==> flow/design.v <==
module ramp1(
    input clk,
    input areset,
    output reg [3:0] q);
    parameter S0 = 0, S1 = 1, S2 = 2, S3 = 3;
    reg [25:0] count;
    reg [1:0] state, next;
    always @(*) begin
        if(count == 26'd50000000)begin
            case(state) 
                S0 : next = S1;
                S1 : next = S2;
                S2 : next = S3;
                S3 : next = S0;
                default : next = S0;
            endcase
        end
        else begin
            next = state;
        end
    end
    always @(posedge clk) begin
            state <= next;
            if(count == 26'd50000000) begin
                count <= 0;
            end
            else begin
                count <= count + 1;
            end
    end
    always @(*) begin
        case(state) 
            S0: q = 4'b0101;
            S1: q = 4'b1100;
            S2: q = 4'b1001;
            S3: q = 4'b0011;
            default: q = 4'b0000;
        endcase
    end
endmodule
## Reports on ramp1

Tool output for the design above, in the order of the flow.
Lines are those of the file above, counted from 1.
Operators: Yosys type, input widths -> output width; for muxes data width and select width s.
Cell names lack the library's common part.
The mark - stands for no value.

- Design top: ramp1
- Clock: clk
- Cell library: sky130hd
- Timing corner: tt_025C_1v80

## Word-level counts

Counts by Yosys on the flattened word-level netlist (proc, flatten, opt, wreduce; memories kept). Register bits leave out memories and registers merged into their read ports (data or address). Print and check cells are left out. Cells with the same type and inputs are merged into one.

- Reduce/logical cells: 1
- Muxes and demuxes: 2
- Equality and inequality tests: 4
- Bitwise logic cells: 0
- Multipliers: 0
- Divide/modulo/power cells: 0
- $add $sub $neg: 1
- Shift-type cells: 0
- Magnitude comparators: 0

Operators by type and width:

| cell | count |
|---|---|
| $add 26x1->26 const B | 1 |
| $eq 26x26->1 const B | 1 |
| $pmux 4 s4 | 1 |
| $pmux 2 s4 | 1 |
| $eq 2x2->1 const B | 2 |
| $eq 2x1->1 const B | 1 |
| $logic_not 2->1 | 1 |

- Bits in latches: 0
- Input port bits: 2
- Cells after elaboration: 10
- Clocked read ports x word width: 0
- Bits in registers: 28
- Memory bits (writable): 0
- Memory cells: 0
- Bits in read-only memories: 0

## Depth

Depth = most cells in a row (Yosys ltp): at word level without a register or memory, in the mapped netlist without a sequential cell, where the memories' decode and read muxes count.

- Word-level depth: 2
- ABC_AREA: 0
- Mapped depth: 7
- Mapped depth without buffers: 7

## Mapped cells and area

Source: synth_stat.txt of the flow (Yosys; design flattened, memories mapped). It holds for the ABC_AREA given above (unset counts as 0); a run with the other value may have another netlist.
Totals and module areas in this step are rounded.

Cells by type:

| type | count | area in all (um^2) |
|---|---|---|
| dfxtp_1 | 26 | 520.499 |
| edfxtp_1 | 4 | 120.115 |
| xnor2_1 | 13 | 113.859 |
| xor2_1 | 6 | 52.55 |
| nand4_1 | 8 | 50.048 |
| nor4_4 | 2 | 42.541 |
| nor2_1 | 11 | 41.29 |
| nand3_1 | 8 | 40.038 |
| nand3b_1 | 5 | 37.536 |
| nand2_1 | 9 | 33.782 |
| and4_2 | 3 | 30.029 |
| and4_1 | 3 | 26.275 |
| ha_1 | 2 | 25.024 |
| o21ai_0 | 5 | 25.024 |
| and3_1 | 3 | 18.768 |
| nor4_1 | 3 | 18.768 |
| or4b_4 | 1 | 13.763 |
| and2_1 | 2 | 12.512 |

Other cell types: 10; their cells: 14.

- Flip-flop cells: 30
- Buffer cells: 3
- Standard cells after synthesis: 128
- Chip area (Yosys): 1,310 um^2
- Sequential part of the area: 641 um^2

## Path before layout

Path of least setup slack by OpenSTA after synthesis, without wires, with an ideal clock, recovery checks aside; 20% of the period is set as input and as output delay. Where synthesis merged equal registers, the netlist keeps one of their names.

- Kind: register -> register
- From: reg count[10]
- To: reg (name not given)
- Stages: 4
- Data required time: 1,803 ps
- Period: 2,100 ps
- Arrival: 1,354 ps
- Delay of the path: 1,651 ps
- Path slack: 449 ps
- Synthesis period reached: 1,651 ps

"delay of the path" is the arrival time less input delay plus setup time.
"stages" counts driving pins, that of a launching flip-flop among them; a cell with two outputs on the path counts twice.
"synthesis period reached" = period - worst setup slack (recovery checks aside). The figure is calculated, with input and output delays left at 20% of the set period.

- Cells stage by stage: dfxtp_1 -> or4b_4 -> nor4_4 -> buf_6

Ends and longest elaborated chain, after synthesis:

| what | RTL line | RTL |
|---|---|---|
| start, declared | 6 | `reg [25:0] count;` |
| start, assigned | 25 | `count <= 0;` |
| start, assigned | 28 | `count <= count + 1;` |

No chain of elaborated cells between the ends is given.

## Worst path after layout

Path of least setup slack in the final report of run 1 (OpenROAD, finished layout, wires in). Where an end is a register, its clock arrival counts in the times.
The report prints the path's times to 10 ps; the period is as set.

- Kind: register -> output
- From: reg (name not given)
- To: out q[2]
- Data required time: 2,200 ps
- Arrival: 1,480 ps
- Path slack: 720 ps
- Period: 2,750 ps
- Stages: 3

- Cells stage by stage: edfxtp_1 -> or2_2 -> clkdlybuf4s50_1

Ends and longest elaborated chain, after layout:

| what | RTL line | RTL |
|---|---|---|
| end, declared | 4 | `output reg [3:0] q);` |

No chain of elaborated cells between the ends is given.

Below are 2 stored runs of the flow (Yosys, OpenROAD; platform sky130hd) on ramp1, each with its settings and what was measured, unordered. Constraints: input delay and output delay 20% of the set period each, output load 0.01 pF.
"achieved period": clock period set for the run, less the worst setup slack. It is reckoned from that one timing run; input and output delays stay at 20% of the period that was set.
By "time on the worst setup path" is meant the share of the clock period that the worst setup path is allowed (20% is reserved at inputs, 20% at outputs), minus its slack. Clock arrival times at its registers enter into it.
"total power of the final layout" rests on the timing tool's default activity at the inputs, not on a simulated workload.
"time on the worst setup path" is known to 10 ps.
Results are given in rounded form.

### Run 1

Settings: `period_ns=2.75`, `CORE_UTILIZATION=18`, `PLACE_DENSITY=0.35`, `CORE_MARGIN=7`, `TNS_END_PERCENT=60`, `GPL_ROUTABILITY_DRIVEN=0`, `CAP_MARGIN=0`, `MAX_ROUTING_LAYER=met5`, `SLEW_MARGIN=20`

- Full die area: 9,870 um^2
- Area of the synthesized netlist: 1,310 um^2
- Total power of the final layout: 0.000804 W
- Smallest setup slack: 720 ps
- Total negative setup slack: 0 ps
- Worst hold slack: 437 ps
- Utilization after layout: 22.4 %
- Time on the worst setup path: 1,480 ps
- Worst path kind: register -> output
- Achieved period: 2,030 ps

### Run 2

Settings: `period_ns=2.68`, `CORE_UTILIZATION=22`, `PLACE_DENSITY=0.65`, `CELL_PAD_IN_SITES_GLOBAL_PLACEMENT=3`, `CELL_PAD_IN_SITES_DETAIL_PLACEMENT=0`, `TNS_END_PERCENT=85`, `GPL_TIMING_DRIVEN=1`, `CTS_CLUSTER_SIZE=93`, `CTS_CLUSTER_DIAMETER=171`, `SLEW_MARGIN=20`, `MAX_ROUTING_LAYER=met5`, `CAP_MARGIN=20`, `CORE_MARGIN=2`

- Full die area: 6,590 um^2
- Worst hold slack: 433 ps
- Utilization after layout: 26.5 %
- Total negative setup slack: 0 ps
- Total power of the final layout: 0.000888 W
- Area of the synthesized netlist: 1,310 um^2
- Achieved period: 2,025 ps
- Smallest setup slack: 655 ps
- Time on the worst setup path: 1,490 ps
- Worst path kind: register -> output
